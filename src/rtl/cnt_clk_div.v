==> flow/design.v <==
module cnt_clk_div (
    input   wire            pclk,
    input   wire            presetn,
    input   wire    [1:0]   timer_base,
    output  wire            cnt_clk
);
    reg [14:0] div_cnt;
    always @(posedge pclk, negedge presetn) begin
        if (!presetn)
            div_cnt <= 15'b0;
        else
            div_cnt <= div_cnt + 1'b1;
    end
    assign cnt_clk =    (timer_base == 2'b00) ? (div_cnt[11:0] == 12'hFFF) :
                        (timer_base == 2'b01) ? (div_cnt[12:0] == 13'h1FFF) :
                        (timer_base == 2'b10) ? (div_cnt[13:0] == 14'h3FFF) :
                        (timer_base == 2'b11) ? (div_cnt[14:0] == 15'h7FFF) : 0;
endmodule
* Step by step through the tools: cnt_clk_div
The steps from the RTL of cnt_clk_div to its reports follow in flow order.
Line numbers count from 1 in the design file above.
Operators: Yosys type, input widths -> output width; for muxes data width and select width s.
Library cell names are shortened.
A cell with -- has no value.
- Top :: cnt_clk_div
- Clock :: pclk
- Standard-cell library :: sky130hd
- Corner :: tt_025C_1v80

* Word-level counts
Source: Yosys, flattened and elaborated, memories not mapped. Widths are those after wreduce; folded enables and synchronous resets count as part of the registers. Registers that Yosys merges into a memory's read port (data or address) are not register bits. Print and check cells do not count. Equal cells are merged and count once.
- Reductions and logical operators :: 1
- Add/subtract/negate cells :: 1
- Mux-type cells :: 4
- Equality and inequality tests :: 7
** Operators with widths (count)
- $add 15x1->15 const B :: 1
- $eq 15x15->1 const B :: 1
- $eq 14x14->1 const B :: 1
- $eq 13x13->1 const B :: 1
- $eq 12x12->1 const B :: 1
- $eq 2x2->1 const B :: 2
- $mux 1 :: 4
- $eq 2x1->1 const B :: 1
- $logic_not 2->1 :: 1
- Output and inout port bits :: 1
- Bits in registers :: 15

* Depth
Depth = most cells in a row (Yosys ltp): at word level without a register or memory, in the mapped netlist without a sequential cell, where the memories' decode and read muxes count.
- Word-level depth :: 5
- ABC_AREA :: 0
- Mapped depth :: 4
- Gate-level depth less buffers :: 4

* Mapped cells and area
Source: synth_stat.txt of the flow (Yosys; design flattened, memories mapped). It holds for the ABC_AREA given above (unset counts as 0); a run with the other value may have another netlist.
The area totals of this step are shown rounded.
** Cell types
- dfrtp_1 :: count 15, total area 375.36 um^2
- xor2_1 :: count 7, total area 61.309 um^2
- xnor2_1 :: count 6, total area 52.55 um^2
- nand3_1 :: count 4, total area 20.019 um^2
- nor3_1 :: count 4, total area 20.019 um^2
- inv_1 :: count 5, total area 18.768 um^2
- nand3_4 :: count 1, total area 17.517 um^2
- nor2_1 :: count 4, total area 15.014 um^2
- a211oi_2 :: count 1, total area 12.512 um^2
- ha_1 :: count 1, total area 12.512 um^2
- nand4_1 :: count 2, total area 12.512 um^2
- nor4_1 :: count 2, total area 12.512 um^2
- or4_4 :: count 1, total area 11.261 um^2
- nand3_2 :: count 1, total area 10.01 um^2
- and3_2 :: count 1, total area 7.507 um^2
- nand2_1 :: count 2, total area 7.507 um^2
- o21ai_0 :: count 1, total area 5.005 um^2
- Buffer cells :: 0
- Cell count :: 58
- Chip area (Yosys) :: 671.9 um^2
- Flip-flop cells :: 15

* Worst setup path after synthesis
OpenSTA on the mapped netlist: ideal clock, no wires. The path of least setup slack (recovery checks aside). Input and output delay are each 20% of the period. Register names are those of the netlist, which keeps one name where synthesis merged equal registers.
- Kind :: reg2out
- Start point :: register div_cnt[0]
- End point :: output port cnt_clk
- Path slack :: 0.793 ns
- Path delay :: 1.431 ns
- Period :: 2.78 ns
- Launch time at the first pin :: 0.000 ns
- Driving pins on the path :: 5
- Path buffers :: 0
- Arrival :: 1.431 ns
- Output delay :: 0.556 ns
- Synthesis period reached :: 1.987 ns
"path delay" is the arrival time less input delay plus setup time.
At an output port there is no setup time.
"driving pins on the path" counts driving pins, that of a launching flip-flop among them; a cell with two outputs on the path counts twice.
"synthesis period reached" is the clock period less the worst setup slack; recovery checks do not enter. This is arithmetic on one report: input and output delays are still those of the set period (20% each).
The rows between start and end are the longest chain of elaborated cells between them; the timing report does not say that the signal goes this way. Where chains are equally long, one stands for them.
A line is the first line of the expression or statement that the cell stems from. Yosys adds cells for indexed reads and writes and turns some case tables into memories.
- Cells stage by stage :: dfrtp_1 > ha_1 > nand3_2 > or4_4 > a211oi_2
- Length of the longest elaborated chain :: 5
- Elaborated cells between the ends (all ways) :: 8
- RTL lines with such cells :: 4
- Classes of those cells :: eq/ne: 4; mux: 4
** RTL lines, path post-synthesis
- from (decl) :: RTL line 7 : reg [14:0] div_cnt;
- from (assign) :: RTL line 10 : div_cnt <= 15'b0;
- from (assign) :: RTL line 12 : div_cnt <= div_cnt + 1'b1;
- $eq 15x15->1 :: RTL line 17 : (timer_base == 2'b11) ? (div_cnt[14:0] == 15'h7FFF) : 0;
- $mux 1 :: RTL line 17
- $mux 1 :: RTL line 16 : (timer_base == 2'b10) ? (div_cnt[13:0] == 14'h3FFF) :
- $mux 1 :: RTL line 15 : (timer_base == 2'b01) ? (div_cnt[12:0] == 13'h1FFF) :
- $mux 1 :: RTL line 14 : assign cnt_clk =    (timer_base == 2'b00) ? (div_cnt[11:0] == 12'hFFF) :
- to (decl) :: RTL line 5 : output  wire            cnt_clk

* Path in the finished layout
Path of least setup slack in the final report of run 1 (OpenROAD, finished layout, wires in). Where an end is a register, its clock arrival counts in the times.
- Kind :: reg2out
- Start point :: register div_cnt[0]
- End point :: output port cnt_clk
- Launch time at the first pin :: 0.28 ns
- Period :: 1.81 ns
- Driving pins on the path :: 6
- Output delay :: 0.36 ns
- Path buffers :: 1
- Arrival :: 1.72 ns
- Path slack :: -0.27 ns
The rows between start and end are the longest chain of elaborated cells between them; the timing report does not say that the signal goes this way. Where chains are equally long, one stands for them.
- Cells stage by stage :: dfrtp_1 > ha_2 > nand3_2 > or4_4 > a211oi_4 > buf_2
- Length of the longest elaborated chain :: 5
- Elaborated cells between the ends (all ways) :: 8
- RTL lines with such cells :: 4
- Classes of those cells :: eq/ne: 4; mux: 4
** RTL lines, path after layout
- from (decl) :: RTL line 7 : reg [14:0] div_cnt;
- from (assign) :: RTL line 10 : div_cnt <= 15'b0;
- from (assign) :: RTL line 12 : div_cnt <= div_cnt + 1'b1;
- $eq 15x15->1 :: RTL line 17 : (timer_base == 2'b11) ? (div_cnt[14:0] == 15'h7FFF) : 0;
- $mux 1 :: RTL line 17
- $mux 1 :: RTL line 16 : (timer_base == 2'b10) ? (div_cnt[13:0] == 14'h3FFF) :
- $mux 1 :: RTL line 15 : (timer_base == 2'b01) ? (div_cnt[12:0] == 13'h1FFF) :
- $mux 1 :: RTL line 14 : assign cnt_clk =    (timer_base == 2'b00) ? (div_cnt[11:0] == 12'hFFF) :
- to (decl) :: RTL line 5 : output  wire            cnt_clk

Ticket comment

Module cnt_clk_div, platform sky130hd: 2 stored runs of the flow (Yosys, OpenROAD) with differing settings, in no particular order. Input and output delays are each 20% of the period that was set; the output load is 0.01 pF.
"period reached" is the run's clock period less its worst setup slack. It is reckoned from that one timing run; input and output delays stay at 20% of the period that was set.
By "time on the worst setup path" is meant the share of the clock period that the worst setup path is allowed (20% is reserved at inputs, 20% at outputs), minus its slack. Clock arrival times at its registers enter into it.
By "power consumption" is meant OpenSTA's value without simulated activity: inputs other than the clock are taken to toggle once in ten clock periods, and the tool carries that through the logic.
Results are given in rounded form.

** Run 1
- Settings :: period_ns=1.81; CORE_UTILIZATION=35; SETUP_SLACK_MARGIN=0.47; PLACE_DENSITY_LB_ADDON=0.05; CELL_PAD_IN_SITES_GLOBAL_PLACEMENT=0; GPL_TIMING_DRIVEN=1; GPL_ROUTABILITY_DRIVEN=1; CTS_CLUSTER_DIAMETER=50; CAP_MARGIN=0; CORE_MARGIN=2; SLEW_MARGIN=20
- Power consumption :: 0.5408 mW
- Synthesis area :: 671.9 um^2
- Post-layout utilization :: 0.635
- Standard-cell area after routing :: 1,120 um^2
- Post-route setup TNS :: -0.388 ns
- Area of the die :: 2,286 um^2
- Period reached :: 2.083 ns
- Setup slack of the critical path :: -0.273 ns
- Time on the worst setup path :: 1.72 ns
- Worst path kind :: reg2out

** Run 2
- Settings :: period_ns=3.81; CAP_MARGIN=20; CORE_MARGIN=2; CORE_UTILIZATION=40; SLEW_MARGIN=20
- Power consumption :: 0.2562 mW
- Synthesis area :: 671.9 um^2
- Post-layout utilization :: 0.492
- Standard-cell area after routing :: 758.2 um^2
- Post-route setup TNS :: 0.000 ns
- Area of the die :: 2,024 um^2
- Period reached :: 3.077 ns
- Setup slack of the critical path :: 0.733 ns
- Time on the worst setup path :: 2.31 ns
- Worst path kind :: reg2out
